==> flow/design.v <==
module traffic_light_2 (
  input clk,
  input reset,
  input ped_ret,           
  output reg ped_sat,      
  output reg [1:0] e_w,    
  output reg [1:0] n_s     
);
  reg [2:0] state;
  reg [31:0] counter;
  parameter red = 2'b11, yellow = 2'b01, green = 2'b10;
  parameter s0 = 3'b000, s1 = 3'b001, s2 = 3'b010, s3 = 3'b011, s4 = 3'b100;
  parameter walk = 1'b1, d_walk = 1'b0;
  parameter RED_DURATION = 30;
  parameter GREEN_DURATION = 25;
  parameter YELLOW_DURATION = 5;
  initial begin
    state = s0;        
    e_w = red;          
    n_s = red;          
    counter = 0;        
  end
  always @(posedge clk) begin
    if (reset) begin
      state <= s0;      
      counter <= 0;     
    end else if (ped_ret && state == s4) begin
      ped_sat <= walk;  
    end else begin
      if (counter > 0) begin
        counter <= counter - 1;  
      end else begin
        case (state)
          s0: begin
            ped_sat <= d_walk;  
            state <= s1;        
            e_w <= green;       
            n_s <= red;         
            counter <= GREEN_DURATION;  
          end
          s1: begin
            ped_sat <= d_walk;  
            state <= s2;        
            e_w <= yellow;      
            n_s <= red;         
            counter <= YELLOW_DURATION;  
          end
          s2: begin
            ped_sat <= d_walk;  
            state <= s3;        
            e_w <= red;         
            n_s <= green;       
            counter <= GREEN_DURATION;  
          end
          s3: begin
            ped_sat <= d_walk;  
            state <= s4;        
            e_w <= red;         
            n_s <= yellow;      
            counter <= YELLOW_DURATION;  
          end
          s4: begin
            ped_sat <= walk;   
            state <= s0;        
            e_w <= red;         
            n_s <= red;         
            counter <= RED_DURATION;  
          end
          default: begin
            state <= state;   
          end
        endcase
      end
    end
  end
endmodule
Tool chain data of traffic_light_2:

The steps from the RTL of traffic_light_2 to its reports follow in flow order.
Lines are those of the file above, counted from 1.
Library cell names are shortened.
A cell with - has no value.

* top module: traffic_light_2
* clock port: clk
* standard-cell library: sky130hd
* corner: tt_025C_1v80

After elaboration:

Counts by Yosys on the flattened word-level netlist (proc, flatten, opt, wreduce; memories kept). Register bits leave out memories and registers merged into their read ports (data or address). Print and check cells are left out. Cells with the same type and inputs are merged into one.

* bits in registers: 40
* input bits: 3
* output and inout bits: 5
* word-level cells: 39

* $add $sub $neg: 1
* order comparisons: 1
* equality and inequality tests: 5
* multiplexer cells: 7
* bitwise gates (word level): 3
* reduce/logical cells: 17

Operator list (count)
* 32-bit parallel mux with 3-bit select: 1
* 32-bit by 1-bit subtractor with 32-bit output (second input constant): 1
* 32-bit by 1-bit greater-than comparator with 1-bit output (second input constant): 1
* 32-bit 2-to-1 mux: 1
* 3-bit parallel mux with 5-bit select: 1
* 2-bit parallel mux with 3-bit select: 2
* 3-bit nonzero test: 3
* 4-bit AND reduction: 2
* 3-bit by 2-bit equality test with 1-bit output (second input constant): 2
* 3-bit AND reduction: 2
* 3-bit OR reduction: 2
* 5-bit nonzero test: 1
* 2-bit OR reduction: 2
* 4-bit nonzero test: 1
* 4-bit OR reduction: 1
* 1-bit NOT: 3
* 3-bit by 1-bit equality test with 1-bit output (second input constant): 1
* 3-bit equality test (second input constant): 1
* 3-bit logical NOT: 1
* 2-bit inequality test (second input constant): 1
* 2-bit AND reduction: 1
* 1-bit parallel mux with 2-bit select: 1
* 1-bit logical AND: 1
* 1-bit 2-to-1 mux: 1

Longest topological paths:

Longest topological path by Yosys (ltp), each cell counted once; first at word level (registers and memories cut), then after technology mapping (sequential cells cut; the memories' decode and read muxes count).

* depth after elaboration: 4
* ABC_AREA: 0
* mapped depth: 9
* mapped depth without buffers: 7

Mapped cells and area:

Yosys stat after the flow's synthesis: flattened, memories mapped to cells. It holds for the ABC_AREA given above (unset counts as 0); a run with the other value may have another netlist.

* cell count: 246
* mapped area: 0.0021733 mm2
* area of sequential cells: 0.0008508 mm2
* flip-flops: 40
* buffer cells: 19

Cell types
* dfxtp_1: count 35, total area 700.672 um2
* edfxtp_1: count 5, total area 150.144 um2
* a21oi_1: count 28, total area 140.134 um2
* o31ai_1: count 16, total area 120.115 um2
* or3_1: count 15, total area 93.84 um2
* or4_1: count 12, total area 90.086 um2
* o21ai_0: count 11, total area 55.053 um2
* nor2_1: count 14, total area 52.55 um2
* or4b_1: count 5, total area 50.048 um2
* o41ai_1: count 5, total area 43.792 um2
* clkbuf_1: count 11, total area 41.29 um2
* buf_2: count 7, total area 35.034 um2
* nor3_1: count 7, total area 35.034 um2
* or3_4: count 3, total area 33.782 um2
* or4_4: count 3, total area 33.782 um2
* o41ai_2: count 2, total area 32.531 um2
* nand2_1: count 8, total area 30.029 um2
* or3_2: count 4, total area 30.029 um2

Not listed: further types 30, cells in them 55.

Worst setup path after synthesis:

OpenSTA on the mapped netlist: ideal clock, no wires. The path of least setup slack (recovery checks aside). Input and output delay are each 20% of the period. Register names are those of the netlist, which keeps one name where synthesis merged equal registers.

* kind: register to register
* start: register counter[8]
* end: register e_w[0]
* clock period: 2990 ps
* library setup time: 329 ps
* time at the first pin: 0 ps
* arrival time: 2321 ps
* required time: 2661 ps
* setup slack: 340 ps
* path delay: 2650 ps
* driving pins on the path: 8
* path buffers: 3
* synthesis period reached: 2650 ps

"path delay" is the arrival time less input delay plus setup time.
"driving pins on the path": output pins that drive a net of the path, with the launching flip-flop's if there is one; two outputs of one cell count as two.
"synthesis period reached" is the clock period less the worst setup slack; recovery checks do not enter. This is arithmetic on one report: input and output delays are still those of the set period (20% each).
The rows between start and end are the longest chain of elaborated cells between them; the timing report does not say that the signal goes this way. Where chains are equally long, one stands for them.
A line is the first line of the expression or statement that the cell stems from. Yosys adds cells for indexed reads and writes and turns some case tables into memories.
A register here has more assigning lines than the two given.

* path through: dfxtp_1 or4_1 buf_2 or3_4 buf_2 clkbuf_1 or3_1 nor3_1
* cells in the longest elaborated chain: 3
* elaborated cells on any way between the ends: 3
* source lines of those cells: 1
* classes of those cells: 1 x compare; 1 x logic; 1 x reduce/logical

Ends and longest elaborated chain, post-synthesis
* from (decl): RTL line 10 `reg [31:0] counter;`
* from (assign): RTL line 26 `counter <= 0;`
* from (assign): RTL line 31 `counter <= counter - 1;`
* 32-bit by 1-bit greater-than comparator with 1-bit output: RTL line 30 `if (counter > 0) begin`
* 1-bit NOT
* 4-bit AND reduction
* to (assign): RTL line 37 `e_w <= green;`
* to (assign): RTL line 44 `e_w <= yellow;`
* to (decl): RTL line 6 `output reg [1:0] e_w,`

Worst path after layout:

Path of least setup slack in the final report of run 1 (OpenROAD, finished layout, wires in). Where an end is a register, its clock arrival counts in the times.
The report prints the path's times to 10 ps; the period is as set.

* kind: register to register
* start: register counter[8]
* end: register counter[20]
* clock period: 3260 ps
* library setup time: 120 ps
* time at the first pin: 290 ps
* arrival time: 2940 ps
* required time: 3430 ps
* setup slack: 490 ps
* driving pins on the path: 7
* path buffers: 1

The rows between start and end are the longest chain of elaborated cells between them; the timing report does not say that the signal goes this way. Where chains are equally long, one stands for them.
A register here has more assigning lines than the two given.

* path through: dfxtp_1 or4_1 or3_4 or3_1 o21ai_2 buf_4 a21oi_1
* cells in the longest elaborated chain: 3
* elaborated cells on any way between the ends: 5
* source lines of those cells: 2
* classes of those cells: 1 x add/sub; 1 x compare; 1 x mux; 2 x reduce/logical

Ends and longest elaborated chain, after layout
* from (decl): RTL line 10 `reg [31:0] counter;`
* from (assign): RTL line 26 `counter <= 0;`
* from (assign): RTL line 31 `counter <= counter - 1;`
* 32-bit by 1-bit greater-than comparator with 1-bit output: RTL line 30 `if (counter > 0) begin`
* 4-bit nonzero test
* 2-bit AND reduction
* to (assign): RTL line 26
* to (assign): RTL line 31
* to (decl): RTL line 10

Memo
Re: implementation data of traffic_light_2

Top module traffic_light_2; platform sky130hd; tools Yosys and OpenROAD; 2 stored runs in no particular order. Input and output delays are each 20% of the period that was set; the output load is 0.01 pF.
"clock period reached" is the run's clock period less its worst setup slack. It is reckoned from that one timing run; input and output delays stay at 20% of the period that was set.
"critical setup path time" is the time allowed to the run's worst setup path (the clock period less input and output delay, where it has them) less its slack. Clock arrival times count: a late capture clock shortens it, a late launch clock lengthens it.
"critical setup path time" is known to 10 ps.

### Run 1

==> flow/run.sh <==
#!/bin/bash
# the make line also repeats the synthesis and layout settings of config.mk as NAME=value (left out here)
make -C /OpenROAD-flow-scripts/flow DESIGN_CONFIG=/design/flow/config.mk WORK_HOME=/design/flow/orfs CLKGATE_MAP_FILE= finish
==> flow/config.mk <==
export PLATFORM = sky130hd
export DESIGN_NAME = traffic_light_2
export DESIGN_NICKNAME = traffic_light_2
export VERILOG_FILES = /design/flow/design.v
export SDC_FILE = /design/flow/constraint.sdc
export NUM_CORES = 4
export LEC_CHECK = 0
export CAP_MARGIN = 20
export CORE_MARGIN = 2
export CORE_UTILIZATION = 40
export SETUP_SLACK_MARGIN = -0.08
export SLEW_MARGIN = 20
==> flow/constraint.sdc <==
create_clock -name core_clock -period 3.26 [get_ports {clk}]
set_input_delay 0.6520 -clock core_clock [delete_from_list [all_inputs] [get_ports {clk}]]
set_output_delay 0.6520 -clock core_clock [all_outputs]
set_load 0.01 [all_outputs]

Results of run 1:
- Area of the standard cells in the finished layout: 0.0024211 mm2
- Total negative slack on setup checks: 0 ps
- Overall die area: 0.0060388 mm2
- Critical setup path time: 2770 ps
- Worst setup path type: register to register
- Post-route utilization: 0.468
- Post-route worst hold slack: 473 ps
- Worst setup slack after layout: 495 ps
- Clock period reached: 2765 ps
- Area of the synthesized netlist: 0.0021733 mm2

### Run 2

==> flow/run.sh <==
#!/bin/bash
# the make line also repeats the synthesis and layout settings of config.mk as NAME=value (left out here)
make -C /OpenROAD-flow-scripts/flow DESIGN_CONFIG=/design/flow/config.mk WORK_HOME=/design/flow/orfs CLKGATE_MAP_FILE= finish
==> flow/config.mk <==
export PLATFORM = sky130hd
export DESIGN_NAME = traffic_light_2
export DESIGN_NICKNAME = traffic_light_2
export VERILOG_FILES = /design/flow/design.v
export SDC_FILE = /design/flow/constraint.sdc
export NUM_CORES = 4
export LEC_CHECK = 0
export ABC_AREA = 1
export CAP_MARGIN = 10
export CELL_PAD_IN_SITES_GLOBAL_PLACEMENT = 1
export CORE_MARGIN = 4
export CORE_UTILIZATION = 54
export CTS_CLUSTER_SIZE = 48
export SLEW_MARGIN = 0
==> flow/constraint.sdc <==
create_clock -name core_clock -period 4.75 [get_ports {clk}]
set_input_delay 0.9500 -clock core_clock [delete_from_list [all_inputs] [get_ports {clk}]]
set_output_delay 0.9500 -clock core_clock [all_outputs]
set_load 0.01 [all_outputs]

Results of run 2:
- Worst setup slack after layout: 2161 ps
- Area of the standard cells in the finished layout: 0.0024811 mm2
- Post-route utilization: 0.611
- Post-route worst hold slack: 528 ps
- Total negative slack on setup checks: 0 ps
- Clock period reached: 2589 ps
- Overall die area: 0.0053744 mm2
- Critical setup path time: 1640 ps
- Worst setup path type: input to register
- Area of the synthesized netlist: 0.0023035 mm2
